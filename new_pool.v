==> flow/design.v <==
module pool_module(
    input clk,               
    input rst_n,             
    input pool_en,           
    input layer1,            
    input valid_in,          
    input unsigned [8*32-1:0] data_in,  
    input [15:0] col,        
    output unsigned [8*16-1:0] data_out,  
    output valid_out,        
    output pool_end          
);
reg valid_in_ff1;            
reg unsigned [8*32-1:0] data_in_ff1;
reg valid_in_ff2;            
reg unsigned [8*32-1:0] data_in_ff2;
reg start;                   
reg nopool_end;              
always@(posedge clk)
begin
    if (!rst_n)
    begin
        valid_in_ff1 <= 0;
        data_in_ff1 <= 0;
        valid_in_ff2 <= 0;
        data_in_ff2 <= 0;
        start <= 0;
        nopool_end <= 0;
    end
    else
    begin
        data_in_ff1 <= data_in;
        data_in_ff2 <= data_in_ff1;
        valid_in_ff1 <= valid_in;
        valid_in_ff2 <= valid_in_ff1;
        nopool_end <= (!valid_in) & valid_in_ff1;
        start <= (!valid_in_ff1) & valid_in;
    end
end
reg start_reg;               
reg pool_over;               
reg pool_over_ff1;           
always@(posedge clk)
begin
    if (!rst_n)
    begin
        start_reg <= 0;
    end
    else
    begin
        if (start)
        begin
            start_reg <= 1;
        end
        else
        begin
            if (pool_over)
            begin
                start_reg <= 0;
            end
            else
            begin
                start_reg <= start_reg;
            end
        end
    end
end
reg [15:0] col_num;          
reg pool_valid;              
reg unsigned [7:0] pool_temp[0:31]; 
integer i;
integer j;
integer k;
integer m;
integer n;
integer a;
integer b;
integer c;
integer d;
integer e;
always@(posedge clk)
begin
    if (!rst_n)
    begin
        col_num <= 0;
        for (i = 0; i < 32; i = i + 1)
        begin
            pool_temp[i] <= 0;
        end
        pool_valid <= 0;
        pool_over <= 0;
        pool_over_ff1 <= 0;
    end
    else
    begin
        if (start_reg)
        begin
            if (col_num <= col - 1)
            begin
                for (j = 0; j < 32; j = j + 1)
                begin
                    pool_temp[j] <= data_in_ff2[8 * j+:8];
                end
                if (col_num < col - 1)
                begin
                    if (col_num % 2 == 1)
                    begin
                        pool_valid <= 1;
                    end
                    else
                    begin
                        pool_valid <= 0;
                    end
                    col_num <= col_num + 1;
                    pool_over <= 0;
                end
                else
                begin
                    pool_valid <= 1;
                    col_num <= 0;
                    pool_over <= 1;
                end
            end
            else
            begin
                col_num <= 0;
                pool_valid <= pool_valid;
                pool_over <= pool_over;
            end
            pool_over_ff1 <= pool_over;
        end
        else
        begin
            col_num <= 0;
            pool_valid <= 0;
            for (k = 0; k < 32; k = k + 1)
            begin
                pool_temp[k] = 0;
            end
            pool_over <= 0;
            pool_over_ff1 <= 0;
        end
    end
end
reg unsigned [7:0] pool1[0:15]; 
reg unsigned [7:0] pool2[0:15]; 
reg unsigned [8*32-1:0] pool_result;
reg pool_result_valid;       
reg pool_ff1;                
reg start_regff1;            
reg pool_overff2;            
reg pool_overff3;           
always@(posedge clk)
begin
    if (!rst_n)
    begin
        for (b = 0; b < 16; b = b + 1)
        begin
            pool1[b] <= 0;
        end
        for (c = 0; c < 16; c = c + 1)
        begin
            pool2[c] <= 0;
        end
        pool_result <= 0;
        pool_result_valid <= 0;
        pool_ff1 <= 0;
        start_regff1 <= 0;
        pool_overff2 <= 0;
        pool_overff3 <= 0;
    end
    else
    begin
        start_regff1 <= start_reg;
        pool_overff2 <= pool_over_ff1;
        pool_overff3 <= pool_overff2;
        if (start_regff1)
        begin
            for (m = 0; m < 16; m = m + 1)
            begin
                if (pool_temp[2 * m] < pool_temp[2 * m + 1])
                begin
                    pool1[m] <= pool_temp[2 * m + 1];
                end
                else
                begin
                    pool1[m] <= pool_temp[2 * m];
                end
            end
            for (n = 0; n < 16; n = n + 1)
            begin
                pool2[n] <= pool1[n];
            end
            for (a = 0; a < 16; a = a + 1)
            begin
                if (pool1[a] < pool2[a])
                begin
                    pool_result[8 * a+:8] <= pool2[a];
                end
                else
                begin
                    pool_result[8 * a+:8] <= pool1[a];
                end
            end
            pool_ff1 <= pool_valid;
            pool_result_valid <= pool_ff1;
        end
        else
        begin
            for (d = 0; d < 16; d = d + 1)
            begin
            pool1[d] <= 0;
            end
            for (e = 0; e< 16; e = e + 1)
            begin
            pool2[e]<= 0;
            end
            pool_result <= 0;
            pool_result_valid <= 0;
            pool_ff1 <= 0;
            pool_overff2 <= 0;
        end
    end
end
assign pool_end = pool_en ? pool_overff3 : nopool_end;
assign data_out = pool_en ? (layer1 ? pool_result : pool_result[16 * 8 - 1:0]) : data_in;
assign valid_out = pool_en ? pool_result_valid : valid_in;
endmodule
* Step by step through the tools: pool_module
What the tools print for pool_module, step after step.
Line numbers count from 1 in the design file above.
Operators carry their Yosys type and port widths (W data, S select, Z words).
Cell names lack the library's common part.
The mark -- stands for no value.
- Design top :: pool_module
- Clock port :: clk
- Cell library :: sky130hd
- Library corner :: tt_025C_1v80

* Elaborated design
Yosys after proc, flatten, opt, wreduce and memory -nomap, before mapping. Print and check cells are not counted. Equal cells are merged and count once.
- Multiplexer cells :: 40
- Bitwise operators :: 2
- Reductions and logical operators :: 6
- $add $sub $neg :: 2
- Magnitude comparators :: 34
** Operators by type and width (number)
- $lt A8 B8 Y1 :: 32
- $mux W8 :: 32
- $mux W128 :: 1
- $le A16 B32 Y1 :: 1
- $lt A16 B32 Y1 :: 1
- $sub A16 B1 Y17 const B :: 1
- $add A16 B1 Y16 const B :: 1
- $mux W1 :: 7
- $reduce_and A2 Y1 :: 2
- $reduce_and A4 Y1 :: 1
- $and A1 B1 Y1 :: 2
- $logic_not A1 Y1 :: 2
- $reduce_bool A2 Y1 :: 1
- Elaborated cells :: 179
- Flip-flop bits (word level) :: 1180
- Output and inout bits :: 130

* Longest topological paths
Yosys ltp: most cells in a row. Word level: on the elaborated netlist, between registers, memories and ports. Mapped: between sequential cells and ports; inverters and the memories' decode and read muxes count.
- Word-level depth :: 3
- ABC_AREA :: 0
- Depth in mapped cells :: 14
- Depth with buffers taken out :: 12

* After synthesis
The flow's flattened synthesis, as Yosys stat reports it; memories are mapped. The netlist is that of the ABC_AREA named above (0 if unset); the other value can give another one.
** Cell types
- dfxtp_1 :: number 1180, area in all 2.36E+04 µm²
- mux2i_1 :: number 512, area in all 5.12E+03 µm²
- and2_1 :: number 516, area in all 3.23E+03 µm²
- ha_1 :: number 242, area in all 3.03E+03 µm²
- nand2_1 :: number 528, area in all 1.98E+03 µm²
- mux2_2 :: number 130, area in all 1.46E+03 µm²
- nor2_1 :: number 314, area in all 1178.63 µm²
- and3_1 :: number 138, area in all 863.328 µm²
- inv_1 :: number 229, area in all 859.574 µm²
- clkbuf_1 :: number 215, area in all 807.024 µm²
- a21o_1 :: number 98, area in all 735.706 µm²
- buf_6 :: number 27, area in all 304.042 µm²
- o31a_1 :: number 32, area in all 280.269 µm²
- nand4_1 :: number 40, area in all 250.24 µm²
- a211oi_1 :: number 33, area in all 247.738 µm²
- nand2b_1 :: number 32, area in all 200.192 µm²
- a21oi_1 :: number 39, area in all 195.187 µm²
- xnor2_1 :: number 14, area in all 122.618 µm²
Not listed: further types 23, cells in them 48.
- Mapped flip-flops :: 1180
- Standard cells after synthesis :: 4367
- Sequential part of the area :: 23622.7 µm²
- Chip area (Yosys) :: 44850.5 µm²

* Path before layout
Source: OpenSTA report_checks on the synthesized netlist (no wires, ideal clock, input and output delay 20% of the period each), path of least setup slack; recovery checks are left aside. Register names are those of the netlist, which keeps one name where synthesis merged equal registers.
- Path kind :: input -> register
- Start :: in col[5]
- End :: reg pool_temp[0][0]
- Stages :: 13
- Path delay :: 3.038 ns
- Clock period :: 4.01 ns
- Slack :: 0.170 ns
- Time at the first pin :: 0.802 ns
- Data arrival time :: 3.768 ns
- Data required time :: 3.938 ns
- Synthesis period reached :: 3.84 ns
"path delay" = arrival - input delay + setup time.
"stages" counts driving pins, that of a launching flip-flop among them; a cell with two outputs on the path counts twice.
"synthesis period reached" = period - worst setup slack (recovery checks aside). The figure is calculated, with input and output delays left at 20% of the set period.
The rows between start and end are the longest chain of elaborated cells between them; the timing report does not say that the signal goes this way. Where chains are equally long, one stands for them.
Each line given opens the expression or statement behind the cell; cells for indexed reads and writes are added by Yosys, which also makes memories of some case tables.
At most two assigning lines are given for a register; there are more.
- Path through :: or4_1 > nor2_2 > nand2_1 > nor4_1 > xnor2_1 > ha_1 > nand4_1 > a2111oi_0 > nor4_2 > nor3_4 > buf_6 > buf_6 > mux2i_1
- Length of the longest elaborated chain :: 2
- Elaborated cells between the ends (all ways) :: 2
** RTL lines, path after synthesis
- start: declaration :: RTL line 8 : input [15:0] col,
- $sub A16 B1 Y17 :: RTL line 98 : if (col_num <= col - 1)
- $le A16 B32 Y1 :: RTL line 98
- end: assignment :: RTL line 88 : pool_temp[i] <= 0;
- end: assignment :: RTL line 102 : pool_temp[j] <= data_in_ff2[8 * j+:8];
- end: declaration :: RTL line 70 : reg unsigned [7:0] pool_temp[0:31];

Subject: flow runs of pool_module

Hi,

Stored flow runs of pool_module (2 of them; Yosys, OpenROAD, sky130hd). They differ in their settings and are not a sequence. Constraints: input delay and output delay 20% of the set period each, output load 0.01 pF.

** Entry A
- Settings :: period_ns=4.57; CORE_UTILIZATION=50; SETUP_SLACK_MARGIN=0.26; PLACE_DENSITY_LB_ADDON=0.13; CELL_PAD_IN_SITES_DETAIL_PLACEMENT=2; TNS_END_PERCENT=40; MIN_ROUTING_LAYER=met1; CAP_MARGIN=20; CORE_MARGIN=2; SLEW_MARGIN=20
- Outcome :: not finished: clock tree synthesis ended with error DPL-0033

** Entry B
- Settings :: period_ns=5.84; CORE_UTILIZATION=52; HOLD_SLACK_MARGIN=0.28; CORE_ASPECT_RATIO=1.6; CELL_PAD_IN_SITES_DETAIL_PLACEMENT=2; ABC_AREA=1; CAP_MARGIN=15; CORE_MARGIN=2; SLEW_MARGIN=20
- Outcome :: not finished: placement ended with error DPL-0033

Regards
